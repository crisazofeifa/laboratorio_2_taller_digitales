==> flow/design.v <==
module BCD_Deco(input logic A,B,C,D,E,F,
			output logic G,H,I,J,K,L,M);
		assign G = (A & B) | (A & C);
		assign H = (~A & B & D) | (~A & B & C) | (B & C & D) | (A & ~B & ~C);
		assign I = (A & ~B & ~C) | (A & ~C & E) | (A & ~C & D) | (~A & ~B & C & E) | (~A & ~B & C & D) | (~A & C & D & E) | (~A & B & ~C & ~D) | (A & B & C & ~D);
		assign J = (~A & ~B & C & ~D & ~E) | (~A & B & ~C & ~D & E) | (~A & B & C & D & ~E) | (A & ~B & ~C & D & E) | (A & B & ~C & ~D & ~E) | (A & B & C & ~D & E);
		assign K = (~A & ~B & ~C & D) | (~B & C & D & E) | (~A & B & ~D & ~E) | (~A & B & C & ~D) | (B & C & ~D & ~E) | (A & ~B & D & ~E) | (A & ~B & ~C & ~D & E) | (A & B & ~C & D & E);
		assign L = (~A & ~B & ~C & E) | (~A & ~C & D & E) | (A & ~B & ~C & ~E) | (A & ~C & D & ~E) | (A & ~B & C & E) | (A & C & D & E) | (~A & ~B & C & D & ~E) | (~A & B & ~C & ~D & ~E) | (~A & B & C & ~D & E) | (A & B & C & ~D & ~E);
		assign M = F;
endmodule
module BCD_to_Deco(input logic A,B,C,D,
						output logic E,F,G,H,I);
	assign E = (~A & D) | (~A & C) | (~A & B) | (A & ~B & ~C);
	assign F = (~B & ~C & ~D) | (~A & B & D) | (~A & B & C) | (A & ~B & ~C);
	assign G = (~A & ~B) | (~A & ~C & ~D) | (~B & ~C & D);
	assign H = (~C & ~D) | (C & D) | (A & ~D) | (A & B);
	assign I = (C & ~D) | (B & ~D) | (A & ~D) |(A & C) | (A & B);
endmodule
module CounterNBits #(parameter N = 6)
	(input logic clock, reset, output logic [N-1:0] count);
	initial begin
		count = 0;
	end
	always @(posedge clock or posedge reset)
	begin
		if(reset)
			count = 0;
		else if(((2**N)-1) <= count)
			count = 0;
		else
			count <= count + 1;
	end
endmodule
module Deco_7_seg(input logic A,B,C,D,E,
				output logic [0:6] hex);
		assign hex[0] = (~B & C & D & E) | (~A & B & ~C & ~D) | (~A & B & ~C & E) | (A & ~B & C & ~D & ~E) | (A & B & C & ~D & E);
		assign hex[1] = (~B & ~C & E) | (~A & ~C & D) | (~B & ~C & D) | (~A & C & ~D) | (A & ~C & ~D) | (~A & ~B & D & ~E) | (~A & B & ~C & ~E) | (A & B & C & D);
		assign hex[2] = (A & ~B & ~C) | (~B & ~D & E) | (~A & ~C & D) | (~A & B & ~D & ~E) | (~A & ~B & C & ~E) | (A & B & C & D) | (~A & B & C & E); 
		assign hex[3] = (~A & ~C & ~D & ~E) | (~A & ~B & C & E) | (~A & C & D & E) | (~B & C & D & E) | (A & ~B & C & ~D & ~E) | (A & B & ~C & D & ~E);
		assign hex[4] = (A & C & ~D & ~E) | (A & ~B & C & D) | (A & B & ~C & ~E) | (~A & B & ~C & ~D & E);
		assign hex[5] = (A & ~B & C & ~D) | (A & ~B & C & ~E) | (~A & B & ~C & ~D & E) | (A & B & ~C & D & ~E);
		assign hex[6] =  (~A & B & ~C & ~D) | (~A & B & ~C & E) | (~A & ~B & ~C & D & ~E) | (~A & B & C & D & ~E) | (A & ~B & C & ~D & ~E) | (A & B & ~C & D & ~E) | (A & B & C & ~D & E);
endmodule
module main(input logic clock, reset, output logic [0:6] hex1, hex2);
	reg [5:0] count;
	CounterNBits counter5(clock, reset, count);
	BCD_Deco bcd_deco(count[5], count[4], count[3], count[2], count[1], count[0], G, H, I, J, K, L, M);
	BCD_to_Deco BCDToDeco1(J,K,L,M, 
                    E1,F1,G1,H1,I1);
    BCD_to_Deco BCDToDeco2(0,G,H,I, 
                    E2,F2,G2,H2,I2);
    Deco_7_seg Deco_7_seg1(E1,F1,G1,H1,I1, hex1);
    Deco_7_seg Deco_7_seg2(E2,F2,G2,H2,I2, hex2);
endmodule
# Step by step through the tools: main
# The steps from the RTL of main to its reports follow in flow order.
# Line numbers count from 1 in the design file above.
# Operators carry their Yosys type and port widths (W data, S select, Z words).
# Not given: -
[design]
top_module = "main"
clk_port = "clock"
library = "sky130hd"
corner = "tt_025C_1v80"

# Word-level counts
# Source: Yosys, flattened and elaborated, memories not mapped. Widths are those after wreduce; folded enables and synchronous resets count as part of the registers. Registers that Yosys merges into a memory's read port (data or address) are not register bits. Print and check cells do not count. Equal cells are merged and count once.
[word_totals]
register_bits = 6
in_bits = 2
output_inout_bits = 14
elab_cells = 358
[classes]
n_addsub = 1
cmp = 1
mux = 1
n_logic = 354
[op_table]
columns = ["operator", "n"]
rows = [
  ["$and A1 B1 Y1", 209],
  ["$or A1 B1 Y1", 123],
  ["$not A1 Y1", 22],
  ["$add A6 B1 Y6 const B", 1],
  ["$le A6 B6 Y1 const A", 1],
  ["$mux W6", 1],
]

# Longest topological paths
# Longest topological path by Yosys (ltp), each cell counted once; first at word level (registers and memories cut), then after technology mapping (sequential cells cut; the memories' decode and read muxes count).
[depth]
depth_word = 29
abc_area = 0
mapped_depth = 13
ltp_nobuf = 10

# After synthesis
# The flow's flattened synthesis, as Yosys stat reports it; memories are mapped. The netlist is that of the ABC_AREA named above (0 if unset); the other value can give another one.
# The area totals of this step are shown rounded.
[mapped]
cell_count = 174
area_mm2 = 0.0013
sequential_area_mm2 = 0.00015
ffs = 6
n_buf = 17
[by_type]
columns = ["cell_type", "n", "area_total_um2"]
rows = [
  ["sky130_fd_sc_hd__dfrtp_1", 6, 150.144],
  ["sky130_fd_sc_hd__nor2_1", 15, 56.304],
  ["sky130_fd_sc_hd__a21oi_1", 11, 55.053],
  ["sky130_fd_sc_hd__xor2_1", 6, 52.55],
  ["sky130_fd_sc_hd__ha_1", 4, 50.048],
  ["sky130_fd_sc_hd__mux2i_1", 5, 50.048],
  ["sky130_fd_sc_hd__buf_6", 4, 45.043],
  ["sky130_fd_sc_hd__o21ai_0", 9, 45.043],
  ["sky130_fd_sc_hd__nand2_1", 11, 41.29],
  ["sky130_fd_sc_hd__xnor2_1", 4, 35.034],
  ["sky130_fd_sc_hd__inv_1", 9, 33.782],
  ["sky130_fd_sc_hd__a31oi_1", 5, 31.28],
  ["sky130_fd_sc_hd__o22ai_1", 5, 31.28],
  ["sky130_fd_sc_hd__nor2b_4", 2, 27.526],
  ["sky130_fd_sc_hd__nand2b_1", 4, 25.024],
  ["sky130_fd_sc_hd__nor3_1", 5, 25.024],
  ["sky130_fd_sc_hd__a211oi_1", 3, 22.522],
  ["sky130_fd_sc_hd__buf_4", 3, 22.522],
]
# Not listed: further types 43, cells in them 63.
# By module: a second synthesis without flattening, with its own total; a netlist apart from the flattened one above.
[unflattened]
cells_unflattened = 206
area_unflattened_mm2 = 0.00153
# Rows give one instance, submodules left out.
[modules]
columns = ["mod", "n_inst", "n_cells", "area_mm2", "mod_seq_area_mm2"]
rows = [
  ["Deco_7_seg", 2, 53, 0.000384, 0],
  ["BCD_Deco", 1, 44, 0.000283, 0],
  ["CounterNBits", 1, 23, 0.000265, 0.00015],
  ["BCD_to_Deco", 2, 16, 0.000106, 0],
  ["main", 1, 1, 0.0000038, 0],
]

# Worst setup path after synthesis
# OpenSTA on the mapped netlist: ideal clock, no wires. The path of least setup slack (recovery checks aside). Input and output delay are each 20% of the period. Register names are those of the netlist, which keeps one name where synthesis merged equal registers.
[synth_path]
kind = "register to output"
startpoint = "register counter5.count[2]"
endpoint = "output port hex2[0]"
tclk_ns = 3.89
output_delay_ns = 0.778
launch_ns = 0.000
arrival_ns = 2.578
required_time_ns = 3.112
setup_slack_ns = 0.534
delay_ns = 2.578
driving_pins = 14
synth_period_reached_ns = 3.356
# "delay_ns" is the arrival time less input delay plus setup time.
# A path that ends at an output port has no setup time.
# "driving_pins" counts driving pins, that of a launching flip-flop among them; a cell with two outputs on the path counts twice.
# "synth_period_reached_ns" = period - worst setup slack (recovery checks aside). The figure is calculated, with input and output delays left at 20% of the set period.
# The rows between start and end are the longest chain of elaborated cells between them; the timing report does not say that the signal goes this way. Where chains are equally long, one stands for them.
# A line is the first line of the expression or statement that the cell stems from. Yosys adds cells for indexed reads and writes and turns some case tables into memories.
# At most two assigning lines are given for a register; there are more.
[synth_via]
cell_sequence = "sky130_fd_sc_hd__dfrtp_1 sky130_fd_sc_hd__buf_2 sky130_fd_sc_hd__nor2b_4 sky130_fd_sc_hd__nor2_1 sky130_fd_sc_hd__a221o_1 sky130_fd_sc_hd__buf_4 sky130_fd_sc_hd__ha_1 sky130_fd_sc_hd__clkbuf_1 sky130_fd_sc_hd__inv_1 sky130_fd_sc_hd__nor2_1 sky130_fd_sc_hd__mux2i_1 sky130_fd_sc_hd__a21oi_1 sky130_fd_sc_hd__a31oi_1 sky130_fd_sc_hd__o22ai_1"
elab_chain_len = 19
[synth_lines]
columns = ["element", "line", "rtl"]
rows = [
  ["from (decl)", 20, "(input logic clock, reset, output logic [N-1:0] count);"],
  ["from (assign)", 27, "count = 0;"],
  ["from (assign)", 31, "count <= count + 1;"],
  ["$and A1 B1 Y1", 5, "assign I = (A & ~B & ~C) | (A & ~C & E) | (A & ~C & D) | (~A & ~B & C & E) | (~A & ~B & C & D) | (~A & C & D & ..."],
  ["$or A1 B1 Y1 x6", 5, ""],
  ["$not A1 Y1", 14, "assign F = (~B & ~C & ~D) | (~A & B & D) | (~A & B & C) | (A & ~B & ~C);"],
  ["$and A1 B1 Y1", 14, ""],
  ["$or A1 B1 Y1 x2", 14, ""],
  ["$not A1 Y1", 36, "assign hex[0] = (~B & C & D & E) | (~A & B & ~C & ~D) | (~A & B & ~C & E) | (A & ~B & C & ~D & ~E) | (A & B & ..."],
  ["$and A1 B1 Y1 x3", 36, ""],
  ["$or A1 B1 Y1 x4", 36, ""],
  ["to (decl)", 44, "module main(input logic clock, reset, output logic [0:6] hex1, hex2);"],
]

# Path in the finished layout
# From the final timing report of run 1: the path of least setup slack in the routed layout; clock arrival at registers is part of the times.
[layout_path]
kind = "register to output"
startpoint = "register counter5.count[5]"
endpoint = "output port hex1[3]"
tclk_ns = 3.98
output_delay_ns = 0.80
launch_ns = 0.24
arrival_ns = 3.04
required_time_ns = 3.18
setup_slack_ns = 0.14
driving_pins = 11
# The rows between start and end are the longest chain of elaborated cells between them; the timing report does not say that the signal goes this way. Where chains are equally long, one stands for them.
# At most two assigning lines are given for a register; there are more.
[layout_via]
cell_sequence = "sky130_fd_sc_hd__dfrtp_2 sky130_fd_sc_hd__buf_4 sky130_fd_sc_hd__nor3_2 sky130_fd_sc_hd__nand2b_1 sky130_fd_sc_hd__a22oi_1 sky130_fd_sc_hd__o21ai_0 sky130_fd_sc_hd__ha_1 sky130_fd_sc_hd__a21oi_4 sky130_fd_sc_hd__nor3_1 sky130_fd_sc_hd__a221oi_1 sky130_fd_sc_hd__clkdlybuf4s50_1"
elab_chain_len = 28
[layout_lines]
columns = ["element", "line", "rtl"]
rows = [
  ["from (decl)", 20, "(input logic clock, reset, output logic [N-1:0] count);"],
  ["from (assign)", 27, "count = 0;"],
  ["from (assign)", 31, "count <= count + 1;"],
  ["$not A1 Y1", 8, "assign L = (~A & ~B & ~C & E) | (~A & ~C & D & E) | (A & ~B & ~C & ~E) | (A & ~C & D & ~E) | (A & ~B & C & E) ..."],
  ["$and A1 B1 Y1 x3", 8, ""],
  ["$or A1 B1 Y1 x9", 8, ""],
  ["$not A1 Y1", 14, "assign F = (~B & ~C & ~D) | (~A & B & D) | (~A & B & C) | (A & ~B & ~C);"],
  ["$and A1 B1 Y1 x2", 14, ""],
  ["$or A1 B1 Y1 x3", 14, ""],
  ["$not A1 Y1", 39, "assign hex[3] = (~A & ~C & ~D & ~E) | (~A & ~B & C & E) | (~A & C & D & E) | (~B & C & D & E) | (A & ~B & C & ..."],
  ["$and A1 B1 Y1 x3", 39, ""],
  ["$or A1 B1 Y1 x5", 39, ""],
  ["to (decl)", 44, "module main(input logic clock, reset, output logic [0:6] hex1, hex2);"],
]

# 2 stored runs of main in the flow (synthesis by Yosys, layout by OpenROAD, sky130hd cells), in arbitrary order. Constraints: input delay and output delay 20% of the set period each, output load 0.01 pF.
# "worst_path_ns" is the time allowed to the run's worst setup path (the clock period less input and output delay, where it has them) less its slack. Clock arrival times count: a late capture clock shortens it, a late launch clock lengthens it.
# "total_power_mw" is the tool's figure for a default switching activity; nothing was simulated.
# Results are given in rounded form.

[[run]]
name = "run 1"
[run.settings]
period_ns = 3.98
SETUP_SLACK_MARGIN = -0.02
CAP_MARGIN = 20
CORE_MARGIN = 2
CORE_UTILIZATION = 40
SLEW_MARGIN = 20
[run.results]
hold_worst_slack_ns = 0.642
yosys.chip_area_mm2 = 0.0013
total_power_mw = 0.118
total_die_area_mm2 = 0.00373
fin_ws_ns = 0.140
worst_path_ns = 3.04
worstPathKind = "register to output"
utilization_pct = 49.6
final_setup_tns_ns = 0.000

[[run]]
name = "run 2"
[run.settings]
period_ns = 3.42
CORE_UTILIZATION = 68
PLACE_DENSITY_LB_ADDON = 0.27
CELL_PAD_IN_SITES_GLOBAL_PLACEMENT = 0
MAX_ROUTING_LAYER = "met5"
CAP_MARGIN = 20
CORE_MARGIN = 2
SLEW_MARGIN = 20
[run.results]
hold_worst_slack_ns = 0.589
yosys.chip_area_mm2 = 0.0013
total_power_mw = 0.148
total_die_area_mm2 = 0.00228
fin_ws_ns = -0.074
worst_path_ns = 2.81
worstPathKind = "register to output"
utilization_pct = 91.8
final_setup_tns_ns = -0.125
